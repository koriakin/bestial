==> flow/design.v <==
module sm(
	input wire [7:0] kd,
	input wire kv,
	output reg vwe,
	output reg [6:0] vwx,
	output reg [4:0] vwy,
	output reg [8:0] vwd,
	output wire [7:0] led,
	input wire clk
);
reg [2:0] state;
initial state = 0;
initial vwe = 0;
assign led = state;
always @(posedge clk) begin
	case (state)
	0: begin
		if (kv) begin
			state <= 1;
			vwe <= 1;
			if (kd[7:4] < 10)
				vwd <= 9'h30 + kd[7:4];
			else
				vwd <= 9'h41 + kd[7:4] - 10;
		end
	end
	1: begin
		vwx <= vwx + 1;
		if (kd[3:0] < 10)
			vwd <= 9'h30 + kd[3:0];
		else
			vwd <= 9'h41 + kd[3:0] - 10;
		state <= 2;
	end
	2: begin
		vwx <= vwx + 1;
		if (vwx == 79) begin
			vwx <= 0;
			vwy <= vwy + 1;
			if (vwy == 24) begin
				vwy <= 0;
			end
		end
		state <= 0;
		vwe <= 0;
	end
	endcase
end
endmodule
Tool chain data of sm
The steps from the RTL of sm to its reports follow in flow order. Lines are those of the file above, counted from 1. Operators carry their Yosys type and port widths (W data, S select, Z words). Not given: -

Top module: sm. Clock: clk. Library: sky130hd. Timing corner: tt_025C_1v80.

Word level
Yosys after proc, flatten, opt, wreduce and memory -nomap, before mapping. Memory bits, and registers merged into a memory's read port (data or address), are not among the register bits. Print and check cells are not counted. Equal cells are merged and count once.

The figure for add/subtract/negate cells is 8. For magnitude comparators the number is 2. Muxes and demuxes: 10. The entry for reduce/logical cells reads 9. The entry for equality and inequality tests reads 5.

Operators with widths (count): $mux W9 (3); $sub A8 B4 Y9 const B (2); $pmux W9 S2 (1); $add A7 B4 Y8 const A (2); $add A6 B4 Y7 const A (2); $pmux W7 S2 (1); $pmux W3 S3 (1); $reduce_and A2 Y1 (4); $lt A4 B4 Y1 const B (2); $add A7 B1 Y7 const B (1); $eq A7 B7 Y1 const B (1); $mux W7 (1); $reduce_bool A2 Y1 (3); $add A5 B1 Y5 const B (1); $eq A5 B5 Y1 const B (1); $eq A3 B1 Y1 const B (1); $eq A3 B2 Y1 const B (1); $logic_not A3 Y1 (1); $reduce_bool A3 Y1 (1); $mux W3 (1); $ne A2 B2 Y1 const B (1); $pmux W1 S2 (1); $mux W1 (1).

For bits of input ports the number is 10. For bits in registers the number is 25. Under output and inout port bits stands 30.

Depth
Depth = most cells in a row (Yosys ltp): at word level without a register or memory, in the mapped netlist without a sequential cell, where the memories' decode and read muxes count.

Word-level depth: 5. For ABC_AREA the number is 0. Mapped depth: 5. The figure for gate-level depth less buffers is 5.

After synthesis
Source: synth_stat.txt of the flow (Yosys; design flattened, memories mapped). It holds for the ABC_AREA given above (unset counts as 0); a run with the other value may have another netlist. The area totals of this step are shown rounded.

Sequential area: 660 sq um. The figure for cells in the netlist is 120. For flip-flop cells the number is 22. The figure for chip area (Yosys) is 1300 sq um.

Cells by type: sky130_fd_sc_hd__edfxtp_1 (count 22, total area 660.634 sq um); sky130_fd_sc_hd__ha_1 (count 8, total area 100.096 sq um); sky130_fd_sc_hd__buf_4 (count 8, total area 60.058 sq um); sky130_fd_sc_hd__inv_1 (count 11, total area 41.29 sq um); sky130_fd_sc_hd__nand2_1 (count 10, total area 37.536 sq um); sky130_fd_sc_hd__o21ai_0 (count 7, total area 35.034 sq um); sky130_fd_sc_hd__mux2i_1 (count 3, total area 30.029 sq um); sky130_fd_sc_hd__nand3_1 (count 6, total area 30.029 sq um); sky130_fd_sc_hd__nor2_1 (count 7, total area 26.275 sq um); sky130_fd_sc_hd__xnor2_1 (count 3, total area 26.275 sq um); sky130_fd_sc_hd__a21oi_1 (count 4, total area 20.019 sq um); sky130_fd_sc_hd__nor2b_1 (count 3, total area 18.768 sq um); sky130_fd_sc_hd__xor2_1 (count 2, total area 17.517 sq um); sky130_fd_sc_hd__a211oi_1 (count 2, total area 15.014 sq um); sky130_fd_sc_hd__o21ai_1 (count 3, total area 15.014 sq um); sky130_fd_sc_hd__and4b_1 (count 1, total area 10.01 sq um); sky130_fd_sc_hd__nor3_2 (count 1, total area 10.01 sq um); sky130_fd_sc_hd__o32a_1 (count 1, total area 10.01 sq um).

Other cell types: 17; their cells: 18.

Path before layout
Path of least setup slack by OpenSTA after synthesis, without wires, with an ideal clock, recovery checks aside; 20% of the period is set as input and as output delay. Where synthesis merged equal registers, the netlist keeps one of their names.

Path kind: register -> register. Start: register state[1]. End: register vwd[0]. Period: 2.32 ns. For arrival the number is 1.324 ns. The figure for path slack is 0.629 ns. For driving pins on the path the number is 6. Under path delay stands 1.692 ns. For time at the first pin the number is 0.000 ns. Under synthesis period reached stands 1.691 ns.

"path delay" is the arrival time less input delay plus setup time. "driving pins on the path": output pins that drive a net of the path, with the launching flip-flop's if there is one; two outputs of one cell count as two. "synthesis period reached" is the clock period less the worst setup slack; recovery checks do not enter. This is arithmetic on one report: input and output delays are still those of the set period (20% each). The rows between start and end are the longest chain of elaborated cells between them; the timing report does not say that the signal goes this way. Where chains are equally long, one stands for them. A line is the first line of the expression or statement that the cell stems from. Yosys adds cells for indexed reads and writes and turns some case tables into memories. A register here has more assigning lines than the two given. The path ends at the enable pin of a flip-flop; only ways to that pin are counted.

Path through: sky130_fd_sc_hd__edfxtp_1 sky130_fd_sc_hd__inv_1 sky130_fd_sc_hd__ha_1 sky130_fd_sc_hd__buf_2 sky130_fd_sc_hd__inv_2 sky130_fd_sc_hd__o21ai_1. Under length of the longest elaborated chain stands 3. The figure for elaborated cells on any way between the ends is 5. Source lines of those cells: 1.

RTL lines, path after synthesis: from (decl) (RTL line 11) `reg [2:0] state;`; from (assign) (RTL line 19) `state <= 1;`; from (assign) (RTL line 33) `state <= 2;`; $eq A3 B1 Y1 (RTL line 16) `case (state)`; $reduce_bool A2 Y1; $reduce_and A2 Y1; to (assign) (RTL line 22) `vwd <= 9'h30 + kd[7:4];`; to (assign) (RTL line 24) `vwd <= 9'h41 + kd[7:4] - 10;`; to (decl) (RTL line 7) `output reg [8:0] vwd,`.

sm through Yosys and OpenROAD on sky130hd: 2 stored runs, unordered, with their settings. The constraints put input and output delay at 20% of the set period each and load the outputs with 0.01 pF.

Entry A has these settings: period_ns 1.27; CORE_UTILIZATION 59; SETUP_SLACK_MARGIN -0.0; PLACE_DENSITY_LB_ADDON 0.23; CORE_ASPECT_RATIO 1.6; CELL_PAD_IN_SITES_GLOBAL_PLACEMENT 3; CAP_MARGIN 10; SLEW_MARGIN 35; MIN_ROUTING_LAYER met2; MAX_ROUTING_LAYER met4; CORE_MARGIN 2. Outcome: stopped before the end: placement reported FLW-0024.

Entry B has these settings: period_ns 1.35; CORE_UTILIZATION 64; PLACE_DENSITY_LB_ADDON 0.3; CORE_MARGIN 2; CELL_PAD_IN_SITES_DETAIL_PLACEMENT 1; TNS_END_PERCENT 65; GPL_TIMING_DRIVEN 0; CTS_CLUSTER_DIAMETER 260; CAP_MARGIN 20; SLEW_MARGIN 20. Outcome: stopped before the end: placement reported DPL-0033.
